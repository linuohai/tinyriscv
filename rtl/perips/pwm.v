==> flow/design.v <==
module pwm(
    input clk,
    input rst,
    input we_i,
    input[31:0] addr_i,
    input[31:0] data_i,
    output [31:0] data_o,
    output [3:0] pwm_o
);
reg [31:0] A_0_reg;
reg [31:0] A_1_reg;
reg [31:0] A_2_reg;
reg [31:0] A_3_reg;
reg [31:0] B_0_reg;
reg [31:0] B_1_reg;
reg [31:0] B_2_reg;
reg [31:0] B_3_reg;
reg [31:0] C_reg;
always @ (posedge clk) begin
    if (rst == 1'b0) begin
        A_0_reg <= 32'h0;
        A_1_reg <= 32'h0;
        A_2_reg <= 32'h0;
        A_3_reg <= 32'h0;
        B_0_reg <= 32'h0;
        B_1_reg <= 32'h0;
        B_2_reg <= 32'h0;
        B_3_reg <= 32'h0;
        C_reg <= 32'h0;
    end else begin
        if (we_i == 1'b1) begin
            case (addr_i[23:16])
                8'h00: A_0_reg <= data_i;
                8'h01: A_1_reg <= data_i;
                8'h02: A_2_reg <= data_i;
                8'h03: A_3_reg <= data_i;
                8'h10: B_0_reg <= data_i;
                8'h11: B_1_reg <= data_i;
                8'h12: B_2_reg <= data_i;
                8'h13: B_3_reg <= data_i;
                8'h04: C_reg <= data_i;
            endcase
        end
    end
end
reg [31:0] cnt_0;
reg [31:0] cnt_1;
reg [31:0] cnt_2;
reg [31:0] cnt_3;
always @ (posedge clk) begin
    if (rst == 1'b0 || C_reg[0] == 1'b0) begin
        cnt_0 <= 32'h0;
    end
    else if (cnt_0 == A_0_reg) begin
        cnt_0 <= 32'h0;
    end
    else begin
        cnt_0 <= cnt_0 + 1'b1;
    end
end
always @ (posedge clk) begin
    if (rst == 1'b0 || C_reg[1] == 1'b0) begin
        cnt_1 <= 32'h0;
    end
    else if (cnt_1 == A_1_reg) begin
        cnt_1 <= 32'h0;
    end
    else begin
        cnt_1 <= cnt_1 + 1'b1;
    end
end
always @ (posedge clk) begin
    if (rst == 1'b0 || C_reg[2] == 1'b0) begin
        cnt_2 <= 32'h0;
    end
    else if (cnt_2 == A_2_reg) begin
        cnt_2 <= 32'h0;
    end
    else begin
        cnt_2 <= cnt_2 + 1'b1;
    end
end
always @ (posedge clk) begin
    if (rst == 1'b0 || C_reg[3] == 1'b0) begin
        cnt_3 <= 32'h0;
    end
    else if (cnt_3 == A_3_reg) begin
        cnt_3 <= 32'h0;
    end
    else begin
        cnt_3 <= cnt_3 + 1'b1;
    end
end
assign pwm_o[0] = (A_0_reg != 32'h0) & (cnt_0 < B_0_reg) & C_reg[0];
assign pwm_o[1] = (A_1_reg != 32'h0) & (cnt_1 < B_1_reg) & C_reg[1];
assign pwm_o[2] = (A_2_reg != 32'h0) & (cnt_2 < B_2_reg) & C_reg[2];
assign pwm_o[3] = (A_3_reg != 32'h0) & (cnt_3 < B_3_reg) & C_reg[3];
assign  data_o = {32{!we_i}} & {
    {32{addr_i[23:16] == 8'h00}} & A_0_reg |
    {32{addr_i[23:16] == 8'h01}} & A_1_reg |
    {32{addr_i[23:16] == 8'h02}} & A_2_reg |
    {32{addr_i[23:16] == 8'h03}} & A_3_reg |
    {32{addr_i[23:16] == 8'h10}} & B_0_reg |
    {32{addr_i[23:16] == 8'h11}} & B_1_reg |
    {32{addr_i[23:16] == 8'h12}} & B_2_reg |
    {32{addr_i[23:16] == 8'h13}} & B_3_reg |
    {32{addr_i[23:16] == 8'h04}} & C_reg
};
endmodule
* Tool chain data of pwm
What the tools print for pwm, step after step. Line numbers count from 1 in the design file above. Operators carry their Yosys type and port widths (W data, S select, Z words). Cell names lack the library's common part. Not given: --
Design: top pwm, clock input clk, cell library sky130hd, corner tt_025C_1v80

* After elaboration
Counts by Yosys on the flattened word-level netlist (proc, flatten, opt, wreduce; memories kept). Register bits leave out memories and registers merged into their read ports (data or address); mux counts leave out enables and synchronous resets folded into registers. Print and check cells are left out. Cells with the same type and inputs are merged into one.
Operators by class: add/subtract/negate cells 4, eq/ne operators 12, bitwise gates (word level) 31, reduce/logical cells 23, magnitude comparators 4
Operators with widths (count):
- $and A32 B32 Y32 | 10
- $or A32 B32 Y32 | 8
- $add A32 B1 Y32 const B | 4
- $lt A32 B32 Y1 | 4
- $eq A32 B32 Y1 | 4
- $reduce_bool A32 Y1 | 4
- $eq A8 B5 Y1 const B | 4
- $reduce_and A2 Y1 | 9
- $eq A8 B2 Y1 const B | 2
- $and A1 B1 Y1 | 8
- $reduce_or A2 Y1 | 4
- $eq A8 B1 Y1 const B | 1
- $eq A8 B3 Y1 const B | 1
- $logic_not A8 Y1 | 1
- $not A1 Y1 | 5
- $logic_or A1 B1 Y1 | 4
- $logic_not A1 Y1 | 1
Word-level totals: output and inout bits 36, flip-flop bits (word level) 416, elaborated cells 87

* Longest topological paths
Depth = most cells in a row (Yosys ltp): at word level without a register or memory, in the mapped netlist without a sequential cell, where the memories' decode and read muxes count.
Logic depth: depth after elaboration 11, ABC_AREA 0, gate-level depth with buffers 9, gate-level depth less buffers 7

* Netlist
Yosys stat after the flow's synthesis: flattened, memories mapped to cells. It holds for the ABC_AREA given above (unset counts as 0); a run with the other value may have another netlist.
Mapped netlist: cell count 2875, buffer cells 197, flip-flop cells 416, sequential part of the area 8328.0 µm², cell area after synthesis 23043.4 µm²
Cells by type (count):
- dfxtp_1 | 416
- nand2_1 | 660
- xor2_1 | 206
- ha_1 | 128
- a21boi_0 | 177
- a21boi_1 | 111
- nor2_1 | 177
- clkbuf_1 | 144
- inv_1 | 138
- nor4_1 | 75
- nand4_1 | 64
- a21oi_1 | 77
- nand3_1 | 72
- xnor2_1 | 41
- a22oi_1 | 39
- a222oi_1 | 26
- buf_2 | 47
- a221oi_1 | 26
Other cell types: 43; their cells: 251.

* Path before layout
Path of least setup slack by OpenSTA after synthesis, without wires, with an ideal clock, recovery checks aside; 20% of the period is set as input and as output delay. Where synthesis merged equal registers, the netlist keeps one of their names.
Path post-synthesis: path kind input to output, start point input addr_i[19], end point output data_o[7], stages on the path 8, external input delay 700 ps, arrival time 2180 ps, slack 620 ps, time at the first pin 700 ps, delay of the path 1480 ps, required time 2800 ps, buffers on the path 3, clock period 3500 ps, period reached after synthesis 2880 ps
"delay of the path" is the arrival time less input delay plus setup time. At an output port there is no setup time. "stages on the path" counts driving pins, that of a launching flip-flop among them; a cell with two outputs on the path counts twice. "period reached after synthesis" is the clock period less the worst setup slack; recovery checks do not enter. This is arithmetic on one report: input and output delays are still those of the set period (20% each). The rows between start and end are the longest chain of elaborated cells between them; the timing report does not say that the signal goes this way. Where chains are equally long, one stands for them. Each line given opens the expression or statement behind the cell; cells for indexed reads and writes are added by Yosys, which also makes memories of some case tables.
Between the ends, post-synthesis: path through clkbuf_1 nor4b_2 buf_2 buf_2 a222oi_1 mux2i_1 nand2_1 a21oi_1, cells in the longest elaborated chain 11, elaborated cells between the ends (all ways) 27
Ends and longest elaborated chain, post-synthesis:
- from (decl) | RTL line 5 | input[31:0] addr_i,
- $logic_not A8 Y1 | RTL line 99 | {32{addr_i[23:16] == 8'h00}} & A_0_reg |
- $and A32 B32 Y32 | RTL line 99
- $or A32 B32 Y32 x8 | RTL line 99
- $and A32 B32 Y32 | RTL line 98 | assign  data_o = {32{!we_i}} & {
- to (decl) | RTL line 7 | output [31:0] data_o,

* Worst path after layout
Path of least setup slack in the final report of run 1 (OpenROAD, finished layout, wires in). Where an end is a register, its clock arrival counts in the times. The report prints the path's times to 10 ps; the period is as set.
Path after layout: path kind register to output, start point register B_0_reg[12], end point output pwm_o[0], buffers on the path 1, clock period 2510 ps, stages on the path 9, required time 2010 ps, arrival time 2640 ps, slack -640 ps, time at the first pin 600 ps
The rows between start and end are the longest chain of elaborated cells between them; the timing report does not say that the signal goes this way. Where chains are equally long, one stands for them.
Between the ends, after layout: path through dfxtp_4 inv_2 ha_1 nand4_1 nor3_2 nand2_1 o211ai_1 a211oi_2 buf_2, cells in the longest elaborated chain 3, elaborated cells between the ends (all ways) 3, RTL lines with such cells 1
Ends and longest elaborated chain, after layout:
- from (decl) | RTL line 14 | reg [31:0] B_0_reg;
- from (assign) | RTL line 25 | B_0_reg <= 32'h0;
- from (assign) | RTL line 37 | 8'h10: B_0_reg <= data_i;
- $lt A32 B32 Y1 | RTL line 94 | assign pwm_o[0] = (A_0_reg != 32'h0) & (cnt_0 < B_0_reg) & C_reg[0];
- $and A1 B1 Y1 x2 | RTL line 94
- to (decl) | RTL line 8 | output [3:0] pwm_o

Hand-over note for pwm

Flow measurements of pwm on sky130hd: 2 stored runs with different settings, listed in no order. Input and output delays are each 20% of the period that was set; the output load is 0.01 pF.
"worst setup path time" = time allowed to the worst setup path (clock period - input delay - output delay, where it has them) - its slack; a late launch clock adds to it, a late capture clock takes from it.
"worst setup path time" is given in steps of 10 ps.

[run 1] flow files
==> flow/run.sh <==
#!/bin/bash
# the make line also repeats the synthesis and layout settings of config.mk as NAME=value (left out here)
make -C /OpenROAD-flow-scripts/flow DESIGN_CONFIG=/design/flow/config.mk WORK_HOME=/design/flow/orfs CLKGATE_MAP_FILE= finish
==> flow/config.mk <==
export PLATFORM = sky130hd
export DESIGN_NAME = pwm
export DESIGN_NICKNAME = pwm
export VERILOG_FILES = /design/flow/design.v
export SDC_FILE = /design/flow/constraint.sdc
export NUM_CORES = 4
export LEC_CHECK = 0
export CAP_MARGIN = 20
export CORE_MARGIN = 2
export CORE_UTILIZATION = 40
export SLEW_MARGIN = 20
==> flow/constraint.sdc <==
create_clock -name core_clock -period 2.51 [get_ports {clk}]
set_input_delay 0.5020 -clock core_clock [delete_from_list [all_inputs] [get_ports {clk}]]
set_output_delay 0.5020 -clock core_clock [all_outputs]
set_load 0.01 [all_outputs]

[run 1] result: post-synthesis cell area 23043.4 µm²; area of the die 59543.3 µm²; standard-cell area of the final layout 32391.1 µm²; worst setup slack after layout -636 ps; total negative setup slack -7309 ps; worst-case hold slack 375 ps; worst setup path time 2640 ps; kind of the worst setup path register to output

[run 2] flow files
==> flow/run.sh <==
#!/bin/bash
# the make line also repeats the synthesis and layout settings of config.mk as NAME=value (left out here)
make -C /OpenROAD-flow-scripts/flow DESIGN_CONFIG=/design/flow/config.mk WORK_HOME=/design/flow/orfs CLKGATE_MAP_FILE= finish
==> flow/config.mk <==
export PLATFORM = sky130hd
export DESIGN_NAME = pwm
export DESIGN_NICKNAME = pwm
export VERILOG_FILES = /design/flow/design.v
export SDC_FILE = /design/flow/constraint.sdc
export NUM_CORES = 4
export LEC_CHECK = 0
export ABC_AREA = 1
export CAP_MARGIN = 20
export CELL_PAD_IN_SITES_GLOBAL_PLACEMENT = 2
export CORE_MARGIN = 6
export CORE_UTILIZATION = 21
export CTS_CLUSTER_DIAMETER = 95
export GPL_TIMING_DRIVEN = 0
export MIN_ROUTING_LAYER = met1
export PLACE_DENSITY_LB_ADDON = 0.04
export SETUP_SLACK_MARGIN = -0.07
export SLEW_MARGIN = 20
==> flow/constraint.sdc <==
create_clock -name core_clock -period 3.7 [get_ports {clk}]
set_input_delay 0.7400 -clock core_clock [delete_from_list [all_inputs] [get_ports {clk}]]
set_output_delay 0.7400 -clock core_clock [all_outputs]
set_load 0.01 [all_outputs]

[run 2] result: post-synthesis cell area 23354.9 µm²; area of the die 119360.0 µm²; standard-cell area of the final layout 28811.4 µm²; worst setup slack after layout -86 ps; total negative setup slack -497 ps; worst-case hold slack 484 ps; worst setup path time 2310 ps; kind of the worst setup path input to output

End of note.
